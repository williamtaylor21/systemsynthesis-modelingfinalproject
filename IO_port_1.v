==> flow/design.v <==
module IO_1(
	input [15:0] busIN,
	input IO_EN1,reset,IO_OUT1,
	output reg [15:0] busOUT,
	output reg [15:0] exit
	   );
reg [15:0] Q;
always @(posedge IO_EN1 or posedge reset) 
begin
 	if(reset == 1'b1)begin
  	Q <= 16'b0000000000000000; 
  	exit <= 16'b0000000000000000; 
	end
 else 
 begin
  Q <= busIN; 
  exit <= busIN;
 end
end 
always @ (*)
if (IO_OUT1 == 1)begin
	busOUT = Q; 
	end
else if (IO_OUT1 == 0) begin
	busOUT = 16'bZZZZZZZZZZZZZZZZ; 
	end
endmodule 
### Reports on IO_1

Tool output for the design above, in the order of the flow.
Line numbers count from 1 in the design file above.
Library cell names are shortened.
Not given: -

| design | value |
|---|---|
| design top | IO_1 |
| clock | IO_EN1 |
| library | sky130hd |
| corner | tt_025C_1v80 |

### Elaborated design

Yosys after proc, flatten, opt, wreduce and memory -nomap, before mapping. Enables and synchronous resets that opt folds into registers are not counted as muxes. Memory bits, and registers merged into a memory's read port (data or address), are not among the register bits. Print and check cells are not counted. Equal cells are merged and count once.

| cells by class | value |
|---|---|
| multiplexer cells | 1 |

Operators with widths:

| kind | number |
|---|---|
| 16-bit 2-to-1 mux | 1 |

| word-level totals | value |
|---|---|
| input bits | 19 |
| register bits after elaboration | 16 |
| elaborated cells | 2 |

### Longest topological paths

Yosys ltp: most cells in a row. Word level: on the elaborated netlist, between registers, memories and ports. Mapped: between sequential cells and ports; inverters and the memories' decode and read muxes count.

| depth | value |
|---|---|
| depth in word-level cells | 1 |
| ABC_AREA | 0 |
| mapped depth | 1 |
| mapped depth without buffers | 1 |

### Mapped cells and area

Source: synth_stat.txt of the flow (Yosys; design flattened, memories mapped). It holds for the ABC_AREA given above (unset counts as 0); a run with the other value may have another netlist.
Totals and module areas in this step are rounded.

| mapped netlist | value |
|---|---|
| synthesis area | 524 µm² |
| buffers | 16 |
| sequential part of the area | 400 µm² |
| mapped flip-flops | 16 |
| cells in the netlist | 33 |

Cell types:

| cell type | number | total area (µm²) |
|---|---|---|
| dfrtp_1 | 16 | 400.384 |
| buf_4 | 16 | 120.115 |
| inv_1 | 1 | 3.754 |

### Path before layout

OpenSTA on the mapped netlist: ideal clock, no wires. The path of least setup slack (recovery checks aside). Input and output delay are each 20% of the period. Register names are those of the netlist, which keeps one name where synthesis merged equal registers.

| timing path post-synthesis | value |
|---|---|
| path type | register -> output |
| from | reg exit[0] |
| to | out exit[0] |
| slack | 0.172 ns |
| path delay | 0.539 ns |
| arrival time | 0.539 ns |
| launch time at the first pin | 0.000 ns |
| stages | 2 |
| path buffers | 1 |
| clock period | 0.889 ns |
| synthesis period reached | 0.717 ns |

"path delay" is the arrival time less input delay plus setup time.
A path that ends at an output port has no setup time.
"stages" counts driving pins, that of a launching flip-flop among them; a cell with two outputs on the path counts twice.
"synthesis period reached" = period - worst setup slack (recovery checks aside). The figure is calculated, with input and output delays left at 20% of the set period.

| between the ends, post-synthesis | value |
|---|---|
| cells stage by stage | dfrtp_1 -> buf_4 |
| cells in the longest elaborated chain | 0 |
| elaborated cells between the ends (all ways) | 0 |
| source lines of those cells | 0 |

RTL lines, path post-synthesis:

| what | line | RTL |
|---|---|---|
| start, declared | 5 | `output reg [15:0] exit` |
| start, assigned | 12 | `exit <= 16'b0000000000000000;` |
| start, assigned | 17 | `exit <= busIN;` |
| end, declared | 5 |  |

### Path in the finished layout

From the final timing report of stored run 2: the path of least setup slack in the routed layout; clock arrival at registers is part of the times.

| timing path after layout | value |
|---|---|
| path type | register -> output |
| from | reg exit[0] |
| to | out exit[0] |
| launch time at the first pin | 0.27 ns |
| slack | 0.05 ns |
| clock period | 1.49 ns |
| path buffers | 1 |
| stages | 2 |
| arrival time | 1.14 ns |

| between the ends, after layout | value |
|---|---|
| cells stage by stage | dfrtp_1 -> clkdlybuf4s50_1 |
| cells in the longest elaborated chain | 0 |
| elaborated cells between the ends (all ways) | 0 |
| source lines of those cells | 0 |

RTL lines, path after layout:

| what | line | RTL |
|---|---|---|
| start, declared | 5 | `output reg [15:0] exit` |
| start, assigned | 12 | `exit <= 16'b0000000000000000;` |
| start, assigned | 17 | `exit <= busIN;` |
| end, declared | 5 |  |

# Flow runs of IO_1

Below are 2 stored runs of the flow (Yosys, OpenROAD; platform sky130hd) on IO_1, each with its settings and what was measured, unordered. Constraints: input delay and output delay 20% of the set period each, output load 0.01 pF.
"period reached" = clock period - worst setup slack. The figure is calculated, with input and output delays left at 20% of the set period.
"time of the worst setup path" is the time allowed to the run's worst setup path (the clock period less input and output delay, where it has them) less its slack. Clock arrival times count: a late capture clock shortens it, a late launch clock lengthens it.
"total design power": no workload was simulated; the value follows from the tool's default switching activity.
Values from the reports are rounded here.
A setting shown as n/a is not set for that run.
Results: n/a = not shown.

| setting or result | stored run 1 | stored run 2 |
|---|---|---|
| period_ns | 0.682 | 1.49 |
| CORE_UTILIZATION | 66 | 23 |
| SETUP_SLACK_MARGIN | 0.14 | n/a |
| PLACE_DENSITY_LB_ADDON | 0.17 | n/a |
| CORE_ASPECT_RATIO | 0.64 | 1.2 |
| CELL_PAD_IN_SITES_DETAIL_PLACEMENT | 1 | n/a |
| TNS_END_PERCENT | 85 | n/a |
| GPL_TIMING_DRIVEN | 0 | n/a |
| CTS_CLUSTER_SIZE | 71 | 53 |
| CTS_CLUSTER_DIAMETER | 88 | n/a |
| MIN_ROUTING_LAYER | met1 | n/a |
| CAP_MARGIN | 20 | 20 |
| CORE_MARGIN | 2 | 2 |
| SLEW_MARGIN | 20 | 20 |
| PLACE_DENSITY | n/a | 0.4 |
| CELL_PAD_IN_SITES_GLOBAL_PLACEMENT | n/a | 0 |
| GPL_ROUTABILITY_DRIVEN | n/a | 0 |
| period reached (ns) | n/a | 1.438 |
| cell area after synthesis (µm²) | n/a | 524 |
| standard-cell area after layout (µm²) | n/a | 1030 |
| die area (µm²) | n/a | 2680 |
| total design power (mW) | n/a | 0.823 |
| sum of negative setup slack (ns) | n/a | 0.000 |
| time of the worst setup path (ns) | n/a | 1.14 |
| worst path kind | n/a | register -> output |
| utilization after routing (%) | n/a | 48.6 |
| setup slack of the worst path (ns) | n/a | 0.052 |

Stored run 1: incomplete, floorplanning halted on PDN-0185
